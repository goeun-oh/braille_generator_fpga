==> flow/design.v <==
`timescale 1ns / 1ps
module stage3_top_cnn(
    input wire clk,
    input wire reset_n,
    input wire i_Relu_valid,
    input wire [3 * 34 - 1: 0] i_in_Relu,
    output o_valid,
    output [7:0] alpha,
    output [2:0] led
    );
    wire pool_valid;
    wire [3 * 34-1:0] w_pool;
    wire acc_valid;
    wire [3 * ((34 + 8) + $clog2((3 * (8 / 2) * (8 / 2))))-1:0] w_acc;
    wire core_valid;
    wire [3 * (((34 + 8) + $clog2((3 * (8 / 2) * (8 / 2)))) + 1) -1:0] w_core;
    stage3_max_pooling U_stage3_max_pooling(
    .clk(clk),
    .reset_n(reset_n),
    .i_Relu_valid(i_Relu_valid),
    .i_in_Relu(i_in_Relu),
    .o_ot_valid(pool_valid),
    .o_ot_pool(w_pool)
    );
    stage3_cnn_acc_ci U_stage3_cnn_acc_ci(
    .clk(clk),
    .reset_n(reset_n),
    .i_in_valid(pool_valid),
    .i_in_pooling(w_pool),
    .o_ot_valid(acc_valid),
    .o_ot_ci_acc(w_acc)
    );
    stage3_cnn_core U_stage3_cnn_core(
    .clk(clk),
    .reset_n(reset_n),
    .i_in_valid(acc_valid),
    .o_ot_ci_acc(w_acc),
    .o_ot_valid(core_valid),
    .o_ot_result(w_core)
    );
    stage3_compare_alpha U_stage3_compare_alpha(
        .clk(clk),
        .reset_n(reset_n),
        .i_in_valid(core_valid),
        .i_in_core(w_core),
        .o_alpha(alpha),
        .led(led),
        .o_valid(o_valid)
    );
endmodule
module stage3_compare_alpha (
    input clk,
    input reset_n,
    input i_in_valid,
    input [3 * (((34 + 8) + $clog2((3 * (8 / 2) * (8 / 2)))) + 1) -1:0] i_in_core,
    output reg [7:0] o_alpha,
    output reg [2:0] led,
    output o_valid
);
    localparam LATENCY = 1;
    reg signed [(((34 + 8) + $clog2((3 * (8 / 2) * (8 / 2)))) + 1) - 1:0] c_ot_result [0 : 3-1];
    reg  signed   [LATENCY - 1 : 0]         r_valid;
    always @(posedge clk or negedge reset_n) begin
        if(!reset_n) begin
            r_valid   <= 0;
        end else begin
            r_valid[LATENCY - 1]  <= i_in_valid;
        end
    end
    integer i;
    always @(posedge clk, negedge reset_n) begin
        if (!reset_n) begin
            for (i=0;i<3;i=i+1) begin
                c_ot_result[i] <= 0;
            end
        end else if (i_in_valid) begin
            for (i=0;i<3;i=i+1) begin
                c_ot_result[i] <= $signed(i_in_core [i*(((34 + 8) + $clog2((3 * (8 / 2) * (8 / 2)))) + 1)+:(((34 + 8) + $clog2((3 * (8 / 2) * (8 / 2)))) + 1)]);
            end
        end
    end
    always @(*) begin
        if ((c_ot_result[0] >= c_ot_result[1]) && (c_ot_result[0] >= c_ot_result[2])) begin
            o_alpha = 8'h61;
            led = 3'b100;
        end else if ((c_ot_result[1] >= c_ot_result[0]) && (c_ot_result[1] >= c_ot_result[2])) begin
            o_alpha = 8'h62;
            led = 3'b010;
        end else begin
            o_alpha = 8'h63;
            led = 3'b001;
        end
    end
    assign o_valid = r_valid[LATENCY - 1];
endmodule
* Step by step through the tools: stage3_compare_alpha *
The steps from the RTL of stage3_compare_alpha to its reports follow in flow order.
Lines are those of the file above, counted from 1.
Operators carry their Yosys type and port widths (W data, S select, Z words).
Library cell names are shortened.
Not given: --

inputs
  design top = stage3_compare_alpha
  clock input = clk
  cell library = sky130hd
  library corner = tt_025C_1v80

* Word-level counts *
Counts by Yosys on the flattened word-level netlist (proc, flatten, opt, wreduce). Print and check cells are left out. Cells with the same type and inputs are merged into one.

storage and ports
  bits in registers = 148
  bits in read-only memories = 0
  bits in latches = 0
  bits in writable memories = 0
  bits of input ports = 150
  clocked read ports x word width = 0
  memories = 0
  output and inout bits = 12
  elaborated cells = 14

cells by class
  equal/unequal tests = 0
  magnitude comparators = 4
  div/mod/pow operators = 0
  $mul = 0
  multiplexer cells = 4
  $add $sub $neg = 0
  bitwise gates (word level) = 0
  shift operators = 0
  reduce/logical cells = 2

operators by type and width
  cell                 count
  $ge A49 B49 Y1       4
  $mux W2              2
  $mux W3              1
  $logic_and A1 B1 Y1  2
  $mux W1              1

* Longest topological paths *
Yosys ltp: most cells in a row. Word level: on the elaborated netlist, between registers, memories and ports. Mapped: between sequential cells and ports; inverters and the memories' decode and read muxes count.

logic depth
  word-level depth = 4
  ABC_AREA = 0
  mapped depth = 10
  mapped depth without buffers = 10

* Netlist *
Source: synth_stat.txt of the flow (Yosys; design flattened, memories mapped). It holds for the ABC_AREA given above (unset counts as 0); a run with the other value may have another netlist.

mapped netlist
  mapped cells = 912
  flip-flop cells = 148
  buffers = 33
  synthesis area = 8874.8 µm²
  sequential area = 3703.6 µm²

cells by type
  cell type  count  area in all (µm²)
  dfrtp_1    148    3.7E+03
  ha_1       147    1.84E+03
  o21ai_0    113    565.542
  mux2_2     49     551.779
  nand2_1    128    480.461
  inv_1      103    386.621
  a21oi_1    48     240.23
  nand4_1    27     168.912
  a21o_1     18     135.13
  nand3_1    19     95.091
  clkbuf_1   25     93.84
  nor2_1     14     52.55
  a211oi_1   6      45.043
  buf_4      6      45.043
  a221oi_1   5      43.792
  and4_1     5      43.792
  a221o_1    4      40.038
  nor3_1     6      30.029

Not listed: further types 28, cells in them 41.

* Path before layout *
Source: OpenSTA report_checks on the synthesized netlist (no wires, ideal clock, input and output delay 20% of the period each), path of least setup slack; recovery checks are left aside. Register names are those of the netlist, which keeps one name where synthesis merged equal registers.

timing after synthesis
  path kind = register to output
  start = register c_ot_result[0][42]
  end = output port o_alpha[0]
  path buffers = 0
  period = 3.45 ns
  stages = 11
  arrival = 2.407 ns
  required time = 2.760 ns
  setup slack = 0.353 ns
  output delay = 0.690 ns
  launch time at the first pin = 0.000 ns
  path delay = 2.407 ns
  synthesis period reached = 3.097 ns

"path delay" is the arrival time less input delay plus setup time.
At an output port there is no setup time.
"stages": output pins that drive a net of the path, with the launching flip-flop's if there is one; two outputs of one cell count as two.
"synthesis period reached" = period - worst setup slack (recovery checks aside). The figure is calculated, with input and output delays left at 20% of the set period.
The rows between start and end are the longest chain of elaborated cells between them; the timing report does not say that the signal goes this way. Where chains are equally long, one stands for them.
A line is the first line of the expression or statement that the cell stems from. Yosys adds cells for indexed reads and writes and turns some case tables into memories.

between the ends, after synthesis
  path through = dfrtp_1 -> inv_1 -> ha_1 -> a21o_1 -> a221o_1 -> a221oi_1 -> o21ai_1 -> a211oi_2 -> xor2_1 -> a221oi_2 -> nand2b_1
  length of the longest elaborated chain = 4
  elaborated cells between the ends (all ways) = 7
  source lines of those cells = 2
  classes of those cells = 3 x compare; 2 x mux; 2 x reduce/logical

ends and longest elaborated chain, after synthesis
  element              line  source
  start, declared      61    reg signed [(((34 + 8) + $clog2((3 * (8 / 2) * (8 / 2)))) + 1) - 1:0] c_ot_result [0 : 3-1];
  start, assigned      74    c_ot_result[i] <= 0;
  start, assigned      78    c_ot_result[i] <= $signed(i_in_core [i*(((34 + 8) + $clog2((3 * (8 / 2) * (8 / 2)))) + 1)+:(((34 + 8) + $clog2 ...
  $ge A49 B49 Y1       86    end else if ((c_ot_result[1] >= c_ot_result[0]) && (c_ot_result[1] >= c_ot_result[2])) begin
  $logic_and A1 B1 Y1  86
  $mux W1              86
  $mux W2              83    if ((c_ot_result[0] >= c_ot_result[1]) && (c_ot_result[0] >= c_ot_result[2])) begin
  end, declared        56    output reg [7:0] o_alpha,

Some nets on the timed path still bear RTL names; the line given drives or declares the net.

named nets, after synthesis
  signal  line
  led[2]  83

* Timing after layout *
From the final timing report of job 1: the path of least setup slack in the routed layout; clock arrival at registers is part of the times.

timing after layout
  path kind = register to output
  start = register c_ot_result[0][48]
  end = output port o_alpha[0]
  arrival = 3.55 ns
  stages = 13
  required time = 3.36 ns
  path buffers = 2
  output delay = 0.84 ns
  launch time at the first pin = 0.43 ns
  setup slack = -0.19 ns
  period = 4.2 ns

The rows between start and end are the longest chain of elaborated cells between them; the timing report does not say that the signal goes this way. Where chains are equally long, one stands for them.

between the ends, after layout
  path through = dfrtp_1 -> inv_1 -> ha_1 -> and4_1 -> nand4_1 -> nor3_2 -> and3_1 -> a211oi_2 -> xor2_1 -> a221oi_2 -> buf_4 -> nand2b_1 -> clkdlybuf4s50_1
  length of the longest elaborated chain = 4
  elaborated cells between the ends (all ways) = 7
  source lines of those cells = 2
  classes of those cells = 3 x compare; 2 x mux; 2 x reduce/logical

ends and longest elaborated chain, after layout
  element              line  source
  start, declared      61    reg signed [(((34 + 8) + $clog2((3 * (8 / 2) * (8 / 2)))) + 1) - 1:0] c_ot_result [0 : 3-1];
  start, assigned      74    c_ot_result[i] <= 0;
  start, assigned      78    c_ot_result[i] <= $signed(i_in_core [i*(((34 + 8) + $clog2((3 * (8 / 2) * (8 / 2)))) + 1)+:(((34 + 8) + $clog2 ...
  $ge A49 B49 Y1       86    end else if ((c_ot_result[1] >= c_ot_result[0]) && (c_ot_result[1] >= c_ot_result[2])) begin
  $logic_and A1 B1 Y1  86
  $mux W1              86
  $mux W2              83    if ((c_ot_result[0] >= c_ot_result[1]) && (c_ot_result[0] >= c_ot_result[2])) begin
  end, declared        56    output reg [7:0] o_alpha,

Ticket comment

2 stored runs of stage3_compare_alpha in the flow (synthesis by Yosys, layout by OpenROAD, sky130hd cells), in arbitrary order. Constraints: input delay and output delay 20% of the set period each, output load 0.01 pF.
"worst setup path time (ns)": the worst setup path's part of the clock period (all of it between registers, 20% less for each end at a port) less its slack. A launch clock that arrives late makes it longer, a capture clock that arrives late makes it shorter.
By "finish__power__total" is meant OpenSTA's value without simulated activity: inputs other than the clock are taken to toggle once in ten clock periods, and the tool carries that through the logic.

settings of job 1
{
  "period_ns": 4.2,
  "CORE_UTILIZATION": 26,
  "SETUP_SLACK_MARGIN": -0.41,
  "PLACE_DENSITY_LB_ADDON": 0.11,
  "CORE_MARGIN": 9,
  "CELL_PAD_IN_SITES_GLOBAL_PLACEMENT": 2,
  "CELL_PAD_IN_SITES_DETAIL_PLACEMENT": 1,
  "GPL_TIMING_DRIVEN": 1,
  "CAP_MARGIN": 20,
  "SLEW_MARGIN": 20
}
report of job 1
yosys chip area after synthesis (um^2): 8874.8
finish__design__die__area: 41109.6
finish__design__instance__area__stdcell: 11634.9
finish__timing__setup__ws: -0.193
finish__power__total: 4.426e-03
worst setup path time (ns): 3.55
worst setup path kind: register to output

settings of job 2
{
  "period_ns": 4.85,
  "CORE_UTILIZATION": 38,
  "SETUP_SLACK_MARGIN": -0.02,
  "PLACE_DENSITY_LB_ADDON": 0.06,
  "HOLD_SLACK_MARGIN": 0.1,
  "CORE_MARGIN": 9,
  "CELL_PAD_IN_SITES_GLOBAL_PLACEMENT": 2,
  "CELL_PAD_IN_SITES_DETAIL_PLACEMENT": 1,
  "TNS_END_PERCENT": 100,
  "CTS_CLUSTER_SIZE": 45,
  "CTS_CLUSTER_DIAMETER": 255,
  "CAP_MARGIN": 20,
  "SLEW_MARGIN": 20
}
report of job 2
yosys chip area after synthesis (um^2): 8874.8
finish__design__die__area: 29179.5
finish__design__instance__area__stdcell: 11413.4
finish__timing__setup__ws: 0.244
finish__power__total: 3.801e-03
worst setup path time (ns): 3.64
worst setup path kind: register to output
